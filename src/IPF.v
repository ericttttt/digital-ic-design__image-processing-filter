==> flow/design.v <==
module IPF ( clk, reset, in_en, din, ipf_type, ipf_band_pos, ipf_wo_class, ipf_offset, lcu_x, lcu_y, lcu_size, busy, out_en, dout, dout_addr, finish);
input   clk;
input   reset;
input   in_en;
input   [7:0]  din;
input   [1:0]  ipf_type;
input   [4:0]  ipf_band_pos;
input          ipf_wo_class;
input   [15:0] ipf_offset;
input   [2:0]  lcu_x;
input   [2:0]  lcu_y;
input   [1:0]  lcu_size;
output reg busy;
output reg finish;
output reg out_en;
output reg [7:0] dout;
output reg [13:0] dout_addr;
    parameter LCU_SIZE = 16;     
    parameter logSIZE = 4;
    integer i ;
        reg [7:0] din_buffer, pix, pix_band;
        reg signed [8:0] din_po_add, din_wo_add;
        reg [7:0] dout_po, dout_po_tmp, dout_wo, dout_buffer;
        reg [13:0] dout_addr_buffer;
        reg [logSIZE-1:0] col, col_nxt;
        reg [logSIZE-1:0] row, row_in, row_in_nxt;
        wire [logSIZE:0] col_a1, row_in_a1;
        wire col_begin, col_end, row_begin, row_end;
        reg seq, seq_nxt;
        reg finish_nxt;
        wire end_lcu;
        wire end_img;
        reg [2:0] t_lcu_x, t_lcu_x_nxt;
        reg [2:0] t_lcu_y, t_lcu_y_nxt;
        reg t_ipf_wo_class, t_ipf_wo_class_nxt;
        reg [4:0] t_ipf_band_pos, t_ipf_band_pos_nxt;
        reg [15:0] t_ipf_offset, t_ipf_offset_nxt;
        reg [4:0] low_bound, up_bound;
        reg [3:0] offset_po;
        reg [3:0] offset_wo;
        reg [3:0] a_col, b_col;
        reg [7:0] a_pix, b_pix, c_pix;
        reg [8:0] mid;
        reg signed [8:0] adder_in1;
        reg signed [8:0] adder_0_in2, adder_1_in2, adder_2_in2, adder_3_in2;
        reg [8:0] adder_0_out_tmp, adder_1_out_tmp, adder_2_out_tmp, adder_3_out_tmp;
        reg [7:0] adder_0_out, adder_1_out, adder_2_out, adder_3_out;
        reg [7:0] window0 [0:LCU_SIZE-1];    
        reg [7:0] window1 [0:LCU_SIZE-1];
        reg [7:0] window0_nxt [0:LCU_SIZE-1];
        reg [7:0] window1_nxt [0:LCU_SIZE-1];
        reg [3:0] state, state_nxt, state_case_out;
        parameter IDLE = 0;
        parameter WAIT = 1;
        parameter INIT = 2;
        parameter OFF = 3;
        parameter PO = 4;
        parameter WO_H = 5;
        parameter WO_V = 6;
        parameter DONE = 7;
    always @(*) begin
        case(ipf_type)
            2'd0: state_case_out = OFF;
            2'd1: state_case_out = PO;
            2'd2: state_case_out = ipf_wo_class? WO_V : WO_H;
            default: state_case_out = IDLE;
        endcase
        case(state)
            IDLE: begin
                busy = 0;
                out_en = 0;
                state_nxt = WAIT;
            end
            INIT: begin
                busy = 0;
                out_en = 0;
                if (row_in==4'd0 & col_end) state_nxt = state_case_out;
                else state_nxt = state;
            end
            WAIT: begin
                busy = 0;
                out_en = 0;
                state_nxt = INIT;
            end
            OFF: begin
                busy = 0;
                out_en = 1;
                if (end_img)        state_nxt = DONE;
                else if (end_lcu)   state_nxt = state_case_out;
                else                state_nxt = state;
            end
            PO: begin
                busy = 0;
                out_en = 1;
                if (end_img)        state_nxt = DONE;
                else if (end_lcu)   state_nxt = state_case_out;
                else                state_nxt = state;
            end
            WO_H: begin
                busy = 0;
                out_en = 1;
                if (end_img)        state_nxt = DONE;
                else if (end_lcu)   state_nxt = state_case_out;
                else                state_nxt = state;
            end
            WO_V: begin
                busy = 0;
                out_en = 1;
                if (end_img)        state_nxt = DONE;
                else if (end_lcu)   state_nxt = state_case_out;
                else                state_nxt = state;
            end
            DONE: begin
                busy = 1;
                out_en = 1;
                state_nxt = state;
            end
            default: begin
                busy = 1;
                out_en = 0;
                state_nxt = WAIT;
            end
        endcase
    end
        assign col_a1 = col + 1;
        assign row_in_a1 = row_in + 1;
        assign col_begin = col==4'd0;
        assign col_end = col==4'd15;    
        assign row_begin = row==4'd0;
        assign row_end = row==4'd15;
        assign end_lcu = (row_end & col_end);
        assign end_img = (!in_en & row_end & col_end);
        always @(*) begin
            row = row_in - 1;
        end
    always @(*) begin
        col_nxt = (state==IDLE | state==WAIT)? 0 : col_a1;
        row_in_nxt = (state==IDLE | state==WAIT)? 0 : (col_end)? row_in_a1 : row_in;
        seq_nxt = seq;
        finish_nxt = 0;
        t_lcu_x_nxt = (end_lcu)? lcu_x : t_lcu_x;
        t_lcu_y_nxt = (end_lcu)? lcu_y : t_lcu_y;
        t_ipf_wo_class_nxt = (end_lcu)? ipf_wo_class : t_ipf_wo_class;
        t_ipf_band_pos_nxt = (end_lcu)? ipf_band_pos : t_ipf_band_pos;
        t_ipf_offset_nxt = (end_lcu)? ipf_offset : t_ipf_offset;
        dout_buffer = 0;
        dout_addr_buffer = {t_lcu_y, row, t_lcu_x, col};
        for (i = 0 ; i<LCU_SIZE; i=i+1) begin
            window0_nxt[i]=window0[i];
            window1_nxt[i]=window1[i];
        end
        if (seq==1'b0) begin
            window0_nxt[col] = din_buffer;
            seq_nxt = (col_end)? 1'b1 : seq;
        end
        else if (seq==1'b1) begin
            window1_nxt[col] = din_buffer;
            seq_nxt = (col_end)? 1'b0 : seq;
        end
        case(state)
            OFF: begin
                dout_buffer = (seq==1'b0)? window1[col] : window0[col];
            end
            PO: begin
                dout_buffer = dout_po;
            end
            WO_H: begin
                if (col_begin | col_end) begin
                    dout_buffer = (seq==1'b0)? window1[col] : window0[col];
                end
                else begin
                    dout_buffer = dout_wo;
                end
            end
            WO_V: begin
                if (row_begin | row_end) begin
                    dout_buffer = (seq==1'b0)? window1[col] : window0[col];
                end
                else begin
                    dout_buffer = dout_wo;
                end
            end
            DONE: begin
                finish_nxt = 1;
            end
        endcase
    end
    always @(*) begin
        pix = (seq==1'b0)? window1[col] : window0[col];
        pix_band = pix >> 3;
        low_bound = (t_ipf_band_pos==5'd1)?  5'd0  : t_ipf_band_pos - 1;
        up_bound = (t_ipf_band_pos==5'd31)?  5'd31 : t_ipf_band_pos + 1;
        a_col = col-1;
        b_col = col_a1;
        case ({t_ipf_wo_class, seq})
            2'b00: begin
                a_pix = window1[a_col];
                c_pix = window1[col];
                b_pix = window1[b_col];
            end
            2'b01: begin
                a_pix = window0[a_col];
                c_pix = window0[col];
                b_pix = window0[b_col];
            end
            2'b10: begin
                a_pix = window0[col];
                c_pix = window1[col];
                b_pix = din_buffer;
            end
            2'b11: begin
                a_pix = window1[col];
                c_pix = window0[col];
                b_pix = din_buffer;
            end
        endcase
        adder_0_in2 = {{5{t_ipf_offset[15]}}, t_ipf_offset[15:12]};
        adder_1_in2 = {{5{t_ipf_offset[11]}}, t_ipf_offset[11:8]};
        adder_2_in2 = {{5{t_ipf_offset[7]}}, t_ipf_offset[7:4]};
        adder_3_in2 = {{5{t_ipf_offset[3]}}, t_ipf_offset[3:0]};
        if (state==PO) begin
            adder_in1 = {pix[7], pix};
        end else begin
            adder_in1 = {c_pix[7], c_pix};
        end
        adder_0_out_tmp = adder_in1 + adder_0_in2;
        adder_1_out_tmp = adder_in1 + adder_1_in2;
        adder_2_out_tmp = adder_in1 + adder_2_in2;
        adder_3_out_tmp = adder_in1 + adder_3_in2;
        case ({adder_in1[8], adder_0_out_tmp[8]})
            2'b10: adder_0_out = 8'd255;
            2'b01: adder_0_out = 8'd0;
            default: adder_0_out = adder_0_out_tmp[7:0];
        endcase
        case ({adder_in1[8], adder_1_out_tmp[8]})
            2'b10: adder_1_out = 8'd255;
            2'b01: adder_1_out = 8'd0;
            default: adder_1_out = adder_1_out_tmp[7:0];
        endcase
        case ({adder_in1[8], adder_2_out_tmp[8]})
            2'b10: adder_2_out = 8'd255;
            2'b01: adder_2_out = 8'd0;
            default: adder_2_out = adder_2_out_tmp[7:0];
        endcase
        case ({adder_in1[8], adder_3_out_tmp[8]})
            2'b10: adder_3_out = 8'd255;
            2'b01: adder_3_out = 8'd0;
            default: adder_3_out = adder_3_out_tmp[7:0];
        endcase
        case (pix[4:3])
            2'd0: dout_po_tmp = adder_0_out;
            2'd1: dout_po_tmp = adder_1_out;
            2'd2: dout_po_tmp = adder_2_out;
            2'd3: dout_po_tmp = adder_3_out;
        endcase
        dout_po = (pix_band == low_bound | pix_band == up_bound | pix_band == t_ipf_band_pos)?
                pix
            :   dout_po_tmp;
        mid = (a_pix + b_pix) >> 1;      
        case ({c_pix<a_pix, c_pix==a_pix, c_pix<b_pix, c_pix==b_pix, c_pix<mid[7:0], c_pix==mid[7:0]    })     
            6'b101010:  dout_wo = adder_0_out;      
            6'b000000:  dout_wo = adder_3_out;      
            6'b001010:  dout_wo = adder_1_out;      
            6'b000110:  dout_wo = adder_1_out;      
            6'b011010:  dout_wo = adder_1_out;
            6'b010110:  dout_wo = adder_1_out;
            6'b100010:  dout_wo = adder_1_out;
            6'b010010:  dout_wo = adder_1_out;
            6'b100110:  dout_wo = adder_1_out;
            6'b010110:  dout_wo = adder_1_out;
            6'b001000:  dout_wo = adder_2_out;      
            6'b000100:  dout_wo = adder_2_out;      
            6'b011000:  dout_wo = adder_2_out;
            6'b010100:  dout_wo = adder_2_out;
            6'b100000:  dout_wo = adder_2_out;
            6'b010000:  dout_wo = adder_2_out;
            6'b100100:  dout_wo = adder_2_out;
            6'b010100:  dout_wo = adder_2_out;
            default:    dout_wo = c_pix;
        endcase
    end
    always @(posedge clk or posedge reset) begin
        if (reset) begin
            for (i = 0 ; i<LCU_SIZE; i=i+1) begin
                window0[i]<= 0;
                window1[i]<= 0;
            end
            row_in <= 0;
            col <= 0;
            seq <= 0;
            dout <= 0;
            dout_addr <= 0;
            t_lcu_x <= 0;
            t_lcu_y <= 0;
            t_ipf_wo_class <= 0;
            t_ipf_band_pos <= 0;
            t_ipf_offset <= 0;
            finish <= 0;
            state <= IDLE;
        end
        else begin
            for (i = 0 ; i<LCU_SIZE; i=i+1) begin
                window0[i]<=window0_nxt[i];
                window1[i]<=window1_nxt[i];
            end
            row_in <= row_in_nxt;
            col <= col_nxt;
            seq <= seq_nxt;
            dout <= dout_buffer;
            dout_addr <= dout_addr_buffer;
            din_buffer <= din;
            t_lcu_x <= t_lcu_x_nxt;
            t_lcu_y <= t_lcu_y_nxt;
            t_ipf_wo_class <= t_ipf_wo_class_nxt;
            t_ipf_band_pos <= t_ipf_band_pos_nxt;
            t_ipf_offset <= t_ipf_offset_nxt;
            finish <= finish_nxt;
            state <= state_nxt;
        end
    end
endmodule
* Tool chain data of IPF
What the tools print for IPF, step after step.
Line numbers count from 1 in the design file above.
Operators: Yosys type, input widths -> output width; for muxes data width and select width s.
Library cell names are shortened.
The mark - stands for no value.
- Top :: IPF
- Clock input :: clk
- Cell library :: sky130hd
- Library corner :: tt_025C_1v80

* Word level
Source: Yosys, flattened and elaborated. Widths are those after wreduce. Registers that Yosys merges into a memory's read port (data or address) are not register bits. Print and check cells do not count. Equal cells are merged and count once.
- Register bits after elaboration :: 328
- Memory cells :: 0
- Bits in latches :: 0
- Clocked read ports x word width :: 0
- Memory bits (read-only) :: 0
- Bits in writable memories :: 0
- Output and inout port bits :: 25
- Input bits :: 43
- Bitwise operators :: 27
- Equal/unequal tests :: 94
- Multipliers :: 0
- Add/sub/neg operators :: 11
- Shift operators :: 0
- Multiplexer cells :: 54
- Reduce/logical cells :: 69
- Div/mod/pow operators :: 0
- Magnitude comparators :: 3
** Operators with widths (number)
- $pmux 8 s16 :: 6
- $reduce_or 15->1 :: 16
- $mux 8 :: 20
- $pmux 8 s4 :: 4
- $eq 4x4->1 const B :: 25
- $pmux 8 s2 :: 5
- $reduce_and 2->1 :: 32
- $eq 4x3->1 const B :: 16
- $eq 6x5->1 const B :: 6
- $add 9x4->9 :: 4
- $eq 4x2->1 const B :: 8
- $eq 6x6->1 const B :: 5
- $logic_not 4->1 :: 6
- $lt 8x8->1 :: 3
- $eq 8x8->1 :: 3
- $pmux 8 s3 :: 1
- $mux 4 :: 6
- $reduce_or 7->1 :: 3
- $not 1->1 :: 18
- $eq 2x2->1 const B :: 9
- $eq 4x1->1 const B :: 4
- $pmux 4 s4 :: 1
- $eq 5x5->1 :: 3
- $eq 2x1->1 const B :: 7
- $eq 6x3->1 const B :: 2
- $eq 6x4->1 const B :: 2
- $mux 5 :: 2
- $add 8x8->9 :: 1
Other operator kinds: 22; their cells: 40.

* Depth
Depth = most cells in a row (Yosys ltp): at word level without a register or memory, in the mapped netlist without a sequential cell, where the memories' decode and read muxes count.
- Word-level depth :: 11
- ABC_AREA :: 0
- Gate-level depth with buffers :: 36

* Mapped cells and area
Source: synth_stat.txt of the flow (Yosys; design flattened, memories mapped). It holds for the ABC_AREA given above (unset counts as 0); a run with the other value may have another netlist.
Totals and module areas in this step are rounded.
** Cells by type
- dfrtp_1 :: number 323, total area 8.08E+03 µm²
- mux2_2 :: number 279, total area 3.14E+03 µm²
- a22oi_1 :: number 134, total area 1.01E+03 µm²
- ha_1 :: number 81, total area 1.01E+03 µm²
- nand2_1 :: number 183, total area 686.909 µm²
- a21oi_1 :: number 135, total area 675.648 µm²
- o21ai_0 :: number 121, total area 605.581 µm²
- a221oi_1 :: number 68, total area 595.571 µm²
- a22o_1 :: number 58, total area 507.987 µm²
- nor2_1 :: number 119, total area 446.678 µm²
- nand3_1 :: number 81, total area 405.389 µm²
- clkbuf_1 :: number 106, total area 397.882 µm²
- a222oi_1 :: number 34, total area 340.326 µm²
- mux2i_1 :: number 34, total area 340.326 µm²
- inv_1 :: number 85, total area 319.056 µm²
- a211oi_1 :: number 33, total area 247.738 µm²
- nand4_1 :: number 39, total area 243.984 µm²
- edfxtp_1 :: number 8, total area 240.23 µm²
Not listed: further types 87, cells in them 564.
- Cell area after synthesis :: 24000 µm²
- Standard cells after synthesis :: 2485
- Buffers :: 179
- Sequential area :: 8300 µm²
- Flip-flops :: 332

* Path before layout
Source: OpenSTA report_checks on the synthesized netlist (no wires, ideal clock, input and output delay 20% of the period each), path of least setup slack; recovery checks are left aside. Register names are those of the netlist, which keeps one name where synthesis merged equal registers.
- Path type :: input to register
- Start point :: in reset
- End point :: reg din_buffer[0]
- Period :: 14.2 ns
- Input delay :: 2.840 ns
- Stages on the path :: 1
- Buffers on the path :: 0
- Arrival time :: 9.638 ns
- Delay of the path :: 7.499 ns
- Path slack :: 3.862 ns
- Period reached after synthesis :: 10.338 ns
"delay of the path" is the arrival time less input delay plus setup time.
"stages on the path" counts driving pins, that of a launching flip-flop among them; a cell with two outputs on the path counts twice.
"period reached after synthesis" = period - worst setup slack (recovery checks aside). The figure is calculated, with input and output delays left at 20% of the set period.
- Cell sequence :: inv_1
- Cells in the longest elaborated chain :: 0
** Ends and longest elaborated chain, post-synthesis
- start, declared :: RTL line 3 : input   reset;
- end, assigned :: RTL line 311 : din_buffer <= din;
- end, declared :: RTL line 21 : reg [7:0] din_buffer, pix, pix_band;

* Worst path after layout
Path of least setup slack in the final report of run 1 (OpenROAD, finished layout, wires in). Where an end is a register, its clock arrival counts in the times.
- Path type :: register to register
- Start point :: reg col[0]
- End point :: reg dout[7]
- Buffers on the path :: 2
- Period :: 12.0 ns
- Path slack :: 3.57 ns
- Arrival time :: 8.87 ns
- Stages on the path :: 26
The rows between start and end are the longest chain of elaborated cells between them; the timing report does not say that the signal goes this way. Where chains are equally long, one stands for them.
Each line given opens the expression or statement behind the cell; cells for indexed reads and writes are added by Yosys, which also makes memories of some case tables.
- Cell sequence :: dfrtp_1 -> inv_1 -> ha_4 -> buf_4 -> clkinv_1 -> nor2_2 -> buf_4 -> a221oi_1 -> nand3_1 -> a21oi_1 -> a221oi_1 -> ha_1 -> nor3_1 -> a211o_1 -> xor2_1 -> ha_1 -> a21o_1 -> a21o_1 -> a21oi_1 -> o21ai_1 -> nand2b_1 -> a31oi_1 -> o21ai_0 -> mux2i_1 -> o32ai_1 -> o211ai_1
- Cells in the longest elaborated chain :: 11
** Ends and longest elaborated chain, post-layout
- start, declared :: RTL line 25 : reg [logSIZE-1:0] col, col_nxt;
- start, assigned :: RTL line 289 : col <= 0;
- start, assigned :: RTL line 307 : col <= col_nxt;
- $sub 4x1->4 :: RTL line 193 : a_col = col-1;
- $eq 4x4->1 :: RTL line 202 : a_pix = window0[a_col];
- $pmux 8 s16 :: RTL line 202
- $pmux 8 s4 :: RTL line 195 : case ({t_ipf_wo_class, seq})
- $add 8x8->9 :: RTL line 259 : mid = (a_pix + b_pix) >> 1;
- $lt 8x8->1 :: RTL line 260 : case ({c_pix<a_pix, c_pix==a_pix, c_pix<b_pix, c_pix==b_pix, c_pix<mid[7:0], c_pix==mid[7:0]    })
- $eq 6x6->1 :: RTL line 260
- $reduce_or 7->1
- $pmux 8 s4 :: RTL line 260
- $mux 8 :: RTL line 176 : if (row_begin | row_end) begin
- $pmux 8 s4 :: RTL line 160 : case(state)
- end, assigned :: RTL line 291 : dout <= 0;
- end, assigned :: RTL line 309 : dout <= dout_buffer;
- end, declared :: RTL line 16 : output reg [7:0] dout;

Hand-over note for IPF

Flow measurements of IPF on sky130hd: 2 stored runs with different settings, listed in no order. Input and output delays are each 20% of the period that was set; the output load is 0.01 pF.
"time on the worst setup path" is the time allowed to the run's worst setup path (the clock period less input and output delay, where it has them) less its slack. Clock arrival times count: a late capture clock shortens it, a late launch clock lengthens it.
Values from the reports are rounded here.

** Run 1
- Settings :: period_ns=12.0; CORE_UTILIZATION=46; PLACE_DENSITY_LB_ADDON=0.23; CORE_ASPECT_RATIO=1.31; TNS_END_PERCENT=30; GPL_ROUTABILITY_DRIVEN=0; CTS_CLUSTER_DIAMETER=266; SLEW_MARGIN=5; MIN_ROUTING_LAYER=met1; CAP_MARGIN=20; CORE_MARGIN=2
- Chip area in the Yosys report :: 24000 µm²
- Die size :: 53000 µm²
- Standard-cell area after layout :: 26000 µm²
- Final design utilization :: 52%
- Setup slack of the worst path :: 3.6 ns
- Setup total negative slack :: 0.000 ns
- Time on the worst setup path :: 8.43 ns
- Worst path kind :: register to register

** Run 2
- Settings :: period_ns=14.3; CORE_UTILIZATION=42; HOLD_SLACK_MARGIN=0.02; CORE_MARGIN=4; CELL_PAD_IN_SITES_GLOBAL_PLACEMENT=3; GPL_ROUTABILITY_DRIVEN=0; CAP_MARGIN=20; SLEW_MARGIN=20
- Chip area in the Yosys report :: 24000 µm²
- Die size :: 60000 µm²
- Standard-cell area after layout :: 26000 µm²
- Final design utilization :: 48%
- Setup slack of the worst path :: 5.6 ns
- Setup total negative slack :: 0.000 ns
- Time on the worst setup path :: 8.74 ns
- Worst path kind :: register to register

End of note.
